==> flow/design.v <==
module processor(clk,rst,start,data_in,data_out);
input clk;
input rst;  
input start;  
input [7:0]data_in; 
output [7:0]data_out;
reg [7:0]mem[0:255]; 
reg [7:0]A;
reg [7:0]B;
reg [7:0]PC;
reg [3:0]op_c;
reg state;
reg [1:0]counter; 
reg [7:0]temp;
wire [7:0]ALU_result;
parameter WRITE = 1'b0; 
parameter READ = 1'b1; 
parameter M_Reg = 8'h26;  
parameter NOP = 4'h0;
parameter MOVA = 4'h1;
parameter MOVB = 4'h2;
parameter MOVAM = 4'h9;
parameter MOVBM = 4'ha;
parameter MOVM = 4'hc;
parameter ADD = 4'h3;
parameter SUB = 4'h6;
parameter HALT = 4'h8;
always @(posedge clk) begin
    if (!rst) begin
        state <= 1'b0;
        A <= 8'b0;
        B <= 8'b0;
        PC <= 8'b0;
        op_c <= 4'b0;
        counter <= 2'b00;
    end
    else begin
    case (state)
        WRITE : begin
             if (start) begin
                state <= state + 1'b1;
            end 
            else begin
                state = state;
                case (counter)
                    2'b00 : begin
                        PC <= data_in;  
                        PC <= PC + 1'b1;  
                        counter <= counter + 1'b1;
                    end
                    2'b01: begin
                        mem[PC] <= data_in;  
                        PC <= PC+1'b1;  
                        counter <= counter + 1'b1;
                    end
                    2'b10: begin
                        mem[PC] <= data_in;  
                        PC <= PC+1'b1;
                        counter <= counter - 1'b1;
                    end
                endcase
            end
        end 
        READ : begin
            PC <= data_in;
            counter <= 2'b00;
            temp <= mem[PC];
            case (counter)
                2'b00 : begin
                    op_c <= temp[3:0];
                    PC <= PC+1'b1;
                    counter <= counter+1'b1;
                end
                2'b01 :begin
                    A <= temp;
                    PC <= PC+1'b1;
                    counter <= counter+1'b1;
                end
                2'b10 :begin
                    B <= temp;
                    PC <= PC+1;
                    counter <= 2'b00;
                end
            endcase
        end   
    endcase    
    end
end
assign data_out = A;
endmodule
# From RTL to reports: processor
# What the tools print for processor, step after step.
# Lines are those of the file above, counted from 1.
# Operators carry their Yosys type and port widths (W data, S select, Z words).
# Cell names lack the library's common part.
inputs:
  design: "processor"
  clock_port: "clk"
  cell_library: "sky130hd"
  pvt_corner: "tt_025C_1v80"

# Elaborated design
# Yosys after proc, flatten, opt, wreduce and memory -nomap, before mapping. Memory bits, and registers merged into a memory's read port (data or address), are not among the register bits. Print and check cells are not counted.
# Memory sizes are those after Yosys's memory passes, which may raise the word count (mostly to a power of two), join words into wider ones and drop unused or constant bits.
bits:
  in_bits: 11
  word_cells: 65
  mem_count: 1
  out_inout_bits: 8
  register_bits: 19
  ram_bits: 2048
  clocked_rd_ports_x_width: 8
memory_table:
  columns: ["name", "words", "word_bits", "rd", "wr", "line", "text"]
  rows:
  - ["mem", 256, 8, 1, 1, 7, "reg [7:0]mem[0:255];"]
op_classes:
  add_sub_neg: 5
  reduce_and_logical: 7
  n_logic: 9
  eq_ne: 5
  mux: 34
op_table:
  columns: ["cell", "n"]
  rows:
  - ["$mux W8", 16]
  - ["$pmux W8 S2", 4]
  - ["$add A8 B1 Y8 const B", 2]
  - ["$mux W1", 9]
  - ["$or A1 B1 Y1", 8]
  - ["$reduce_and A2 Y1", 4]
  - ["$pmux W2 S2", 2]
  - ["$ne A2 B2 Y1 const B", 2]
  - ["$mux W2", 2]
  - ["$ne A3 B2 Y1 const B", 1]
  - ["$reduce_or A3 Y1", 1]
  - ["$add A2 B1 Y2 const B", 1]
  - ["$sub A2 B1 Y2 const B", 1]
  - ["$eq A2 B1 Y1 const B", 1]
  - ["$eq A2 B2 Y1 const B", 1]
  - ["$logic_not A2 Y1", 1]
  - ["$reduce_or A2 Y1", 1]
  - ["$pmux W1 S2", 1]
  - ["$add A1 B1 Y1 const B", 1]
  - ["$not A1 Y1", 1]

# Logic depth
# Yosys ltp: most cells in a row. Word level: on the elaborated netlist, between registers, memories and ports. Mapped: between sequential cells and ports; inverters and the memories' decode and read muxes count.
logic_depth:
  ltp_word: 6
  abc_area: 0
  mapped_depth: 10
  mapped_depth_nobuf: 5

# Synthesis result
# The flow's flattened synthesis, as Yosys stat reports it; memories are mapped. The netlist is that of the ABC_AREA named above (0 if unset); the other value can give another one.
# Totals and module areas in this step are rounded.
by_type:
  columns: ["type", "n", "type_area_um2"]
  rows:
  - ["edfxtp_1", 2056, 6.17E+04]
  - ["mux4_2", 512, 1.15E+04]
  - ["a22oi_1", 256, 1.92E+03]
  - ["nor2_1", 263, 987.197]
  - ["a21oi_1", 138, 690.662]
  - ["clkbuf_1", 131, 491.722]
  - ["dfxtp_1", 19, 380.365]
  - ["o41ai_1", 32, 280.269]
  - ["buf_2", 51, 255.245]
  - ["nand3_1", 34, 170.163]
  - ["buf_6", 15, 168.912]
  - ["buf_1", 41, 153.898]
  - ["nand2_1", 37, 138.883]
  - ["nand4_1", 13, 81.328]
  - ["a21boi_0", 9, 67.565]
  - ["nor2b_1", 10, 62.56]
  - ["ha_1", 4, 50.048]
  - ["buf_4", 5, 37.536]
# Other cell types: 21; their cells: 42.
synth_totals:
  yosys_area_mm2: 0.0795
  ff_cells: 2075
  cell_count: 3668
  n_buf: 243
  sequential_area_mm2: 0.0621

# Timing after synthesis
# OpenSTA on the mapped netlist: ideal clock, no wires. The path of least setup slack (recovery checks aside). Input and output delay are each 20% of the period. Register names are those of the netlist, which keeps one name where synthesis merged equal registers.
synth_timing:
  path_type: "input-to-reg"
  start: "in start"
  end: "mem mem[20][0]"
  delay_ns: 2.048
  path_buffers: 1
  input_delay_ns: 1.070
  t_required_ns: 4.952
  arrival_time_ns: 2.720
  setup_ns: 0.398
  launch_ns: 1.070
  slack_ns: 2.232
  stages: 5
  tclk_ns: 5.35
  synth_period_reached_ns: 3.118
# "delay_ns" is the arrival time less input delay plus setup time.
# "stages" counts driving pins, that of a launching flip-flop among them; a cell with two outputs on the path counts twice.
# "synth_period_reached_ns" is the clock period less the worst setup slack; recovery checks do not enter. This is arithmetic on one report: input and output delays are still those of the set period (20% each).
synth_via:
  path_cell_list: "nor2_1 > and3_1 > clkbuf_1 > nand2_1 > nor4b_1"
synth_rtl:
  columns: ["element", "line", "text"]
  rows:
  - ["from (decl)", 4, "input start;"]
  - ["to (decl)", 7, "reg [7:0]mem[0:255];"]
# Chain of elaborated cells between the ends: none given.

# Timing after layout
# Path of least setup slack in the final report of entry A (OpenROAD, finished layout, wires in). Where an end is a register, its clock arrival counts in the times.
layout_timing:
  path_type: "reg-to-reg"
  start: "reg PC[0]"
  end: "reg temp[3]"
  t_required_ns: 4.96
  path_buffers: 2
  arrival_time_ns: 4.76
  setup_ns: 0.31
  stages: 8
  launch_ns: 0.86
  slack_ns: 0.20
  tclk_ns: 4.42
# At most two assigning lines are given for a register; there are more.
layout_via:
  path_cell_list: "dfxtp_4 > buf_12 > buf_4 > mux4_2 > a22oi_1 > a21oi_1 > o41ai_1 > nand4_1"
layout_rtl:
  columns: ["element", "line", "text"]
  rows:
  - ["from (decl)", 10, "reg [7:0]PC;"]
  - ["from (assign)", 47, "PC <= data_in;"]
  - ["from (assign)", 48, "PC <= PC + 1'b1;"]
  - ["to (decl)", 14, "reg [7:0]temp;"]
# Chain of elaborated cells between the ends: none given.

Ticket comment

processor through Yosys and OpenROAD on sky130hd: 2 stored runs, unordered, with their settings and measured results. The constraints put input and output delay at 20% of the set period each and load the outputs with 0.01 pF.
"period_reached_ns" = clock period - worst setup slack. The figure is calculated, with input and output delays left at 20% of the set period.
"worst_setup_path_time_ns" is the time allowed to the run's worst setup path (the clock period less input and output delay, where it has them) less its slack. Clock arrival times count: a late capture clock shortens it, a late launch clock lengthens it.
"design_power_w": no workload was simulated; the value follows from the tool's default switching activity.
The measured numbers are rounded.

--- entry A ---
==> flow/run.sh <==
#!/bin/bash
# the make line also repeats the synthesis and layout settings of config.mk as NAME=value (left out here)
make -C /OpenROAD-flow-scripts/flow DESIGN_CONFIG=/design/flow/config.mk WORK_HOME=/design/flow/orfs CLKGATE_MAP_FILE= finish
==> flow/config.mk <==
export PLATFORM = sky130hd
export DESIGN_NAME = processor
export DESIGN_NICKNAME = processor
export VERILOG_FILES = /design/flow/design.v
export SDC_FILE = /design/flow/constraint.sdc
export NUM_CORES = 4
export LEC_CHECK = 0
export CAP_MARGIN = 20
export CELL_PAD_IN_SITES_DETAIL_PLACEMENT = 2
export CORE_ASPECT_RATIO = 0.62
export CORE_MARGIN = 2
export CORE_UTILIZATION = 47
export CTS_CLUSTER_SIZE = 72
export GPL_ROUTABILITY_DRIVEN = 1
export PLACE_DENSITY_LB_ADDON = 0.08
export SLEW_MARGIN = 10
export TNS_END_PERCENT = 50
==> flow/constraint.sdc <==
create_clock -name core_clock -period 4.42 [get_ports {clk}]
set_input_delay 0.8840 -clock core_clock [delete_from_list [all_inputs] [get_ports {clk}]]
set_output_delay 0.8840 -clock core_clock [all_outputs]
set_load 0.01 [all_outputs]

==> results, as YAML <==
results:
  yosys.chip_area_mm2: 0.0795
  final_die_area_mm2: 0.173
  finalCellArea_mm2: 0.0902
  fin_util_pct: 53.9
  worst_setup_slack_ns: 0.197
  total_negative_slack_ns: 0.000
  holdWs_ns: 0.429
  design_power_w: 0.0417
  period_reached_ns: 4.223
  worst_setup_path_time_ns: 4.22
  timing.worst_path_kind: "reg-to-reg"

--- entry B ---
==> flow/run.sh <==
#!/bin/bash
# the make line also repeats the synthesis and layout settings of config.mk as NAME=value (left out here)
make -C /OpenROAD-flow-scripts/flow DESIGN_CONFIG=/design/flow/config.mk WORK_HOME=/design/flow/orfs CLKGATE_MAP_FILE= finish
==> flow/config.mk <==
export PLATFORM = sky130hd
export DESIGN_NAME = processor
export DESIGN_NICKNAME = processor
export VERILOG_FILES = /design/flow/design.v
export SDC_FILE = /design/flow/constraint.sdc
export NUM_CORES = 4
export LEC_CHECK = 0
export CAP_MARGIN = 20
export CELL_PAD_IN_SITES_DETAIL_PLACEMENT = 0
export CORE_MARGIN = 2
export CORE_UTILIZATION = 18
export MAX_ROUTING_LAYER = met5
export PLACE_DENSITY_LB_ADDON = 0.07
export SETUP_SLACK_MARGIN = 1.53
export SLEW_MARGIN = 35
==> flow/constraint.sdc <==
create_clock -name core_clock -period 5.45 [get_ports {clk}]
set_input_delay 1.0900 -clock core_clock [delete_from_list [all_inputs] [get_ports {clk}]]
set_output_delay 1.0900 -clock core_clock [all_outputs]
set_load 0.01 [all_outputs]

==> results, as YAML <==
results:
  yosys.chip_area_mm2: 0.0795
  final_die_area_mm2: 0.447
  finalCellArea_mm2: 0.0969
  fin_util_pct: 22.0
  worst_setup_slack_ns: 1.60
  total_negative_slack_ns: 0.000
  holdWs_ns: 0.603
  design_power_w: 0.0371
  period_reached_ns: 3.852
  worst_setup_path_time_ns: 3.85
  timing.worst_path_kind: "reg-to-reg"
